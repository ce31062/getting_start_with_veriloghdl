==> flow/design.v <==
module  display (ck, resetn, hz512, dig4, dig3, dig2, dig1, dig0, dispen, common, segment);
    input   ck;
    input   resetn;
    input   hz512;
    input   [3:0]   dig4, dig3, dig2, dig1, dig0;
    input   [4:0]   dispen;
    output  [4:0]   common;
    output  [6:0]   segment;
    assign  reset = ~resetn;
    reg     [3:0]   cnt;
    wire    [4:0]   ring = {cnt, ~|cnt};
    always @(posedge ck or posedge reset) begin
        if (reset)
            cnt <= 4'h0;
        else if (hz512)
            cnt <= ring[3:0];
    end
    assign  common = ring & dispen;
    function    [6:0] segdec;
    input   [3:0]   din;
    begin
        case (din)
            4'h0    :  segdec = 7'b1111110;
            4'h1    :  segdec = 7'b0110000;
            4'h2    :  segdec = 7'b1101101;
            4'h3    :  segdec = 7'b1111001;
            4'h4    :  segdec = 7'b0110011;
            4'h5    :  segdec = 7'b1011011;
            4'h6    :  segdec = 7'b1011111;
            4'h7    :  segdec = 7'b1110010;
            4'h8    :  segdec = 7'b1111111;
            4'h9    :  segdec = 7'b1111011;
            4'ha    :  segdec = 7'b0000001;  
            4'hb    :  segdec = 7'b0001110;  
            4'hc    :  segdec = 7'b1001110;  
            4'hd    :  segdec = 7'b0010101;  
            4'he    :  segdec = 7'b1001111;  
            4'hf    :  segdec = 7'b1100111;  
            default :  segdec = 7'bxxxxxxx;
        endcase
    end
    endfunction
    reg [6:0]   segment;
    always @(common or dig4 or dig3 or dig2 or dig1 or dig0) begin
        case (common)
            5'b00001: segment <= segdec (dig0);
            5'b00010: segment <= segdec (dig1);
            5'b00100: segment <= segdec (dig2);
            5'b01000: segment <= segdec (dig3);
            5'b10000: segment <= segdec (dig4);
            default : segment <= 7'bxxxxxxx;
        endcase
    end
endmodule
# Reports on display
# Tool output for the design above, in the order of the flow.
# Lines are those of the file above, counted from 1.
# Library cell names are shortened.
# The mark -- stands for no value.
[inputs] top="display" clock="ck" lib="sky130hd" pvt_corner="tt_025C_1v80"

# Word level
# Yosys after proc, flatten, opt, wreduce and memory -nomap, before mapping. Enables and synchronous resets that opt folds into registers are not counted as muxes. Memory bits, and registers merged into a memory's read port (data or address), are not among the register bits. Print and check cells are not counted. Equal cells are merged and count once.
# Yosys's memory passes give these memory sizes; they may raise the number of words (mostly to a power of two), join words into wider ones and drop unused or constant bits.
[word_totals] output_inout_bits=12 mem_bits_ro=560 word_cells=15 register_bits=4 inputBits=28 mem_count=5
[mem_list] name="(no name shown)" size=16 width=7 read_ports=1 wr=0 line_no=22 rtl="case (din)"
[mem_list] name="(no name shown)" size=16 width=7 read_ports=1 wr=0 line_no=22
[mem_list] name="(no name shown)" size=16 width=7 read_ports=1 wr=0 line_no=22
[mem_list] name="(no name shown)" size=16 width=7 read_ports=1 wr=0 line_no=22
[mem_list] name="(no name shown)" size=16 width=7 read_ports=1 wr=0 line_no=22
[op_classes] logic=1 n_eq=5 n_mux=1 reduce_and_logical=2
[op_table] cell="7-bit parallel mux with 5-bit select" count=1
[op_table] cell="5-bit by 1-bit equality test with 1-bit output with constant B" count=1
[op_table] cell="5-bit by 2-bit equality test with 1-bit output with constant B" count=1
[op_table] cell="5-bit by 3-bit equality test with 1-bit output with constant B" count=1
[op_table] cell="5-bit by 4-bit equality test with 1-bit output with constant B" count=1
[op_table] cell="5-bit equality test with constant B" count=1
[op_table] cell="5-bit bitwise AND" count=1
[op_table] cell="4-bit OR reduction" count=1
[op_table] cell="1-bit logical NOT" count=1

# Logic depth
# Depth = most cells in a row (Yosys ltp): at word level without a register or memory, in the mapped netlist without a sequential cell, where the memories' decode and read muxes count.
[depth] ltp_word=5 abc_area=0 ltp_mapped=7

# Netlist
# The flow's flattened synthesis, as Yosys stat reports it; memories are mapped. The netlist is that of the ABC_AREA named above (0 if unset); the other value can give another one.
# The area totals of this step are shown rounded.
[types] cell_type="ha_1" count=36
[types] cell_type="mux2i_1" count=27
[types] cell_type="mux4_2" count=5
[types] cell_type="dfrtp_1" count=4
[types] cell_type="a21oi_1" count=18
[types] cell_type="nor2_1" count=22
[types] cell_type="nand2_1" count=20
[types] cell_type="inv_1" count=18
[types] cell_type="mux2_2" count=4
[types] cell_type="a211oi_1" count=5
[types] cell_type="o22ai_1" count=6
[types] cell_type="a311oi_1" count=4
[types] cell_type="o21ai_0" count=7
[types] cell_type="nand2_2" count=5
[types] cell_type="nand3b_1" count=4
[types] cell_type="nor3_1" count=6
[types] cell_type="o211ai_1" count=4
[types] cell_type="o32ai_1" count=3
# Not listed: further types 29, cells in them 55.
[mapped] area_mm2=0.001973 mapped_cells=253 buffers=15 ff_cells=4

# Worst setup path after synthesis
# Source: OpenSTA report_checks on the synthesized netlist (no wires, ideal clock, input and output delay 20% of the period each), path of least setup slack; recovery checks are left aside. Register names are those of the netlist, which keeps one name where synthesis merged equal registers.
[synth_timing] path_kind="in2out" from="in dig4[1]" to="out segment[3]" path_stages=7 output_delay_ns=0.626 slack_ns=0.577 clock_period_ns=3.13 required_time_ns=2.504 in_delay_ns=0.626 t_arrival_ns=1.927 path_delay_ns=1.301 synth_period_reached_ns=2.553
# "path_delay_ns" is the arrival time less input delay plus setup time.
# A path that ends at an output port has no setup time.
# "path_stages" counts driving pins, that of a launching flip-flop among them; a cell with two outputs on the path counts twice.
# "synth_period_reached_ns" = period - worst setup slack (recovery checks aside). The figure is calculated, with input and output delays left at 20% of the set period.
# Between the ends stands the longest chain of elaborated cells between them, by number of cells; it is not shown to be the way that was timed. Of several equally long chains one is given.
# A line is the first line of the expression or statement that the cell stems from. Yosys adds cells for indexed reads and writes and turns some case tables into memories.
# A memory read counts as a cell of the chain, while the word-level depth stops at memories.
[synth_between] cell_sequence="inv_1 > ha_1 > inv_1 > mux4_2 > o22ai_1 > a22oi_1 > mux2i_1" elab_chain_cells=2
[synth_rtl] item="from (decl)" line_no=5 rtl="input   [3:0]   dig4, dig3, dig2, dig1, dig0;"
[synth_rtl] item="memory read 16 x 7 bit" line_no=22 rtl="case (din)"
[synth_rtl] item="7-bit parallel mux with 5-bit select" line_no=45 rtl="case (common)"
[synth_rtl] item="to (decl)" line_no=8 rtl="output  [6:0]   segment;"

# Timing after layout
# From the final timing report of stored run 1: the path of least setup slack in the routed layout; clock arrival at registers is part of the times.
[layout_timing] path_kind="in2out" from="in dig2[0]" to="out segment[3]" path_stages=9 output_delay_ns=0.46 t_arrival_ns=1.97 in_delay_ns=0.46 slack_ns=-0.15 required_time_ns=1.82 clock_period_ns=2.28
# Between the ends stands the longest chain of elaborated cells between them, by number of cells; it is not shown to be the way that was timed. Of several equally long chains one is given.
# A memory read counts as a cell of the chain, while the word-level depth stops at memories.
[layout_between] cell_sequence="buf_8 > inv_6 > ha_4 > inv_2 > mux4_2 > o22ai_2 > a22oi_2 > mux2i_1 > buf_2" elab_chain_cells=2
[layout_rtl] item="from (decl)" line_no=5 rtl="input   [3:0]   dig4, dig3, dig2, dig1, dig0;"
[layout_rtl] item="memory read 16 x 7 bit" line_no=22 rtl="case (din)"
[layout_rtl] item="7-bit parallel mux with 5-bit select" line_no=45 rtl="case (common)"
[layout_rtl] item="to (decl)" line_no=8 rtl="output  [6:0]   segment;"

# Measured results for display: 2 stored runs of the Yosys and OpenROAD flow on sky130hd. The settings differ; the order carries no meaning. The constraints put input and output delay at 20% of the set period each and load the outputs with 0.01 pF.
# "achievedPeriod_ns": clock period set for the run, less the worst setup slack. It is reckoned from that one timing run; input and output delays stay at 20% of the period that was set.
# "timing.worst_path_ns" = time allowed to the worst setup path (clock period - input delay - output delay, where it has them) - its slack; a late launch clock adds to it, a late capture clock takes from it.
# "totalPower_w": no workload was simulated; the value follows from the tool's default switching activity.
# Results are given in rounded form.
run="stored run 1" settings period_ns=2.28 CORE_UTILIZATION=23 CAP_MARGIN=20 CORE_MARGIN=2 SLEW_MARGIN=20
run="stored run 1" results synthArea_mm2=0.001973 design_die_area_mm2=0.009335 final_stdcell_area_mm2=0.003847 fin_util_pct=46.6 setup_ws_ns=-0.150 setup_tns_ns=-0.317 totalPower_w=0.002046 achievedPeriod_ns=2.430 timing.worst_path_ns=1.52 worstPathKind="in2out"
run="stored run 2" settings period_ns=1.57 CORE_UTILIZATION=37 PLACE_DENSITY_LB_ADDON=0.22 HOLD_SLACK_MARGIN=0.16 CORE_ASPECT_RATIO=0.58 ABC_AREA=1 GPL_TIMING_DRIVEN=1 GPL_ROUTABILITY_DRIVEN=1 CTS_CLUSTER_SIZE=72 CTS_CLUSTER_DIAMETER=353 CAP_MARGIN=25 MAX_ROUTING_LAYER="met4" CORE_MARGIN=2 SLEW_MARGIN=20
run="stored run 2" results synthArea_mm2=0.001874 design_die_area_mm2=0.005672 final_stdcell_area_mm2=0.003077 fin_util_pct=64.1 setup_ws_ns=-0.287 setup_tns_ns=-1.925 totalPower_w=0.002097 achievedPeriod_ns=1.857 timing.worst_path_ns=1.54 worstPathKind="reg2out"
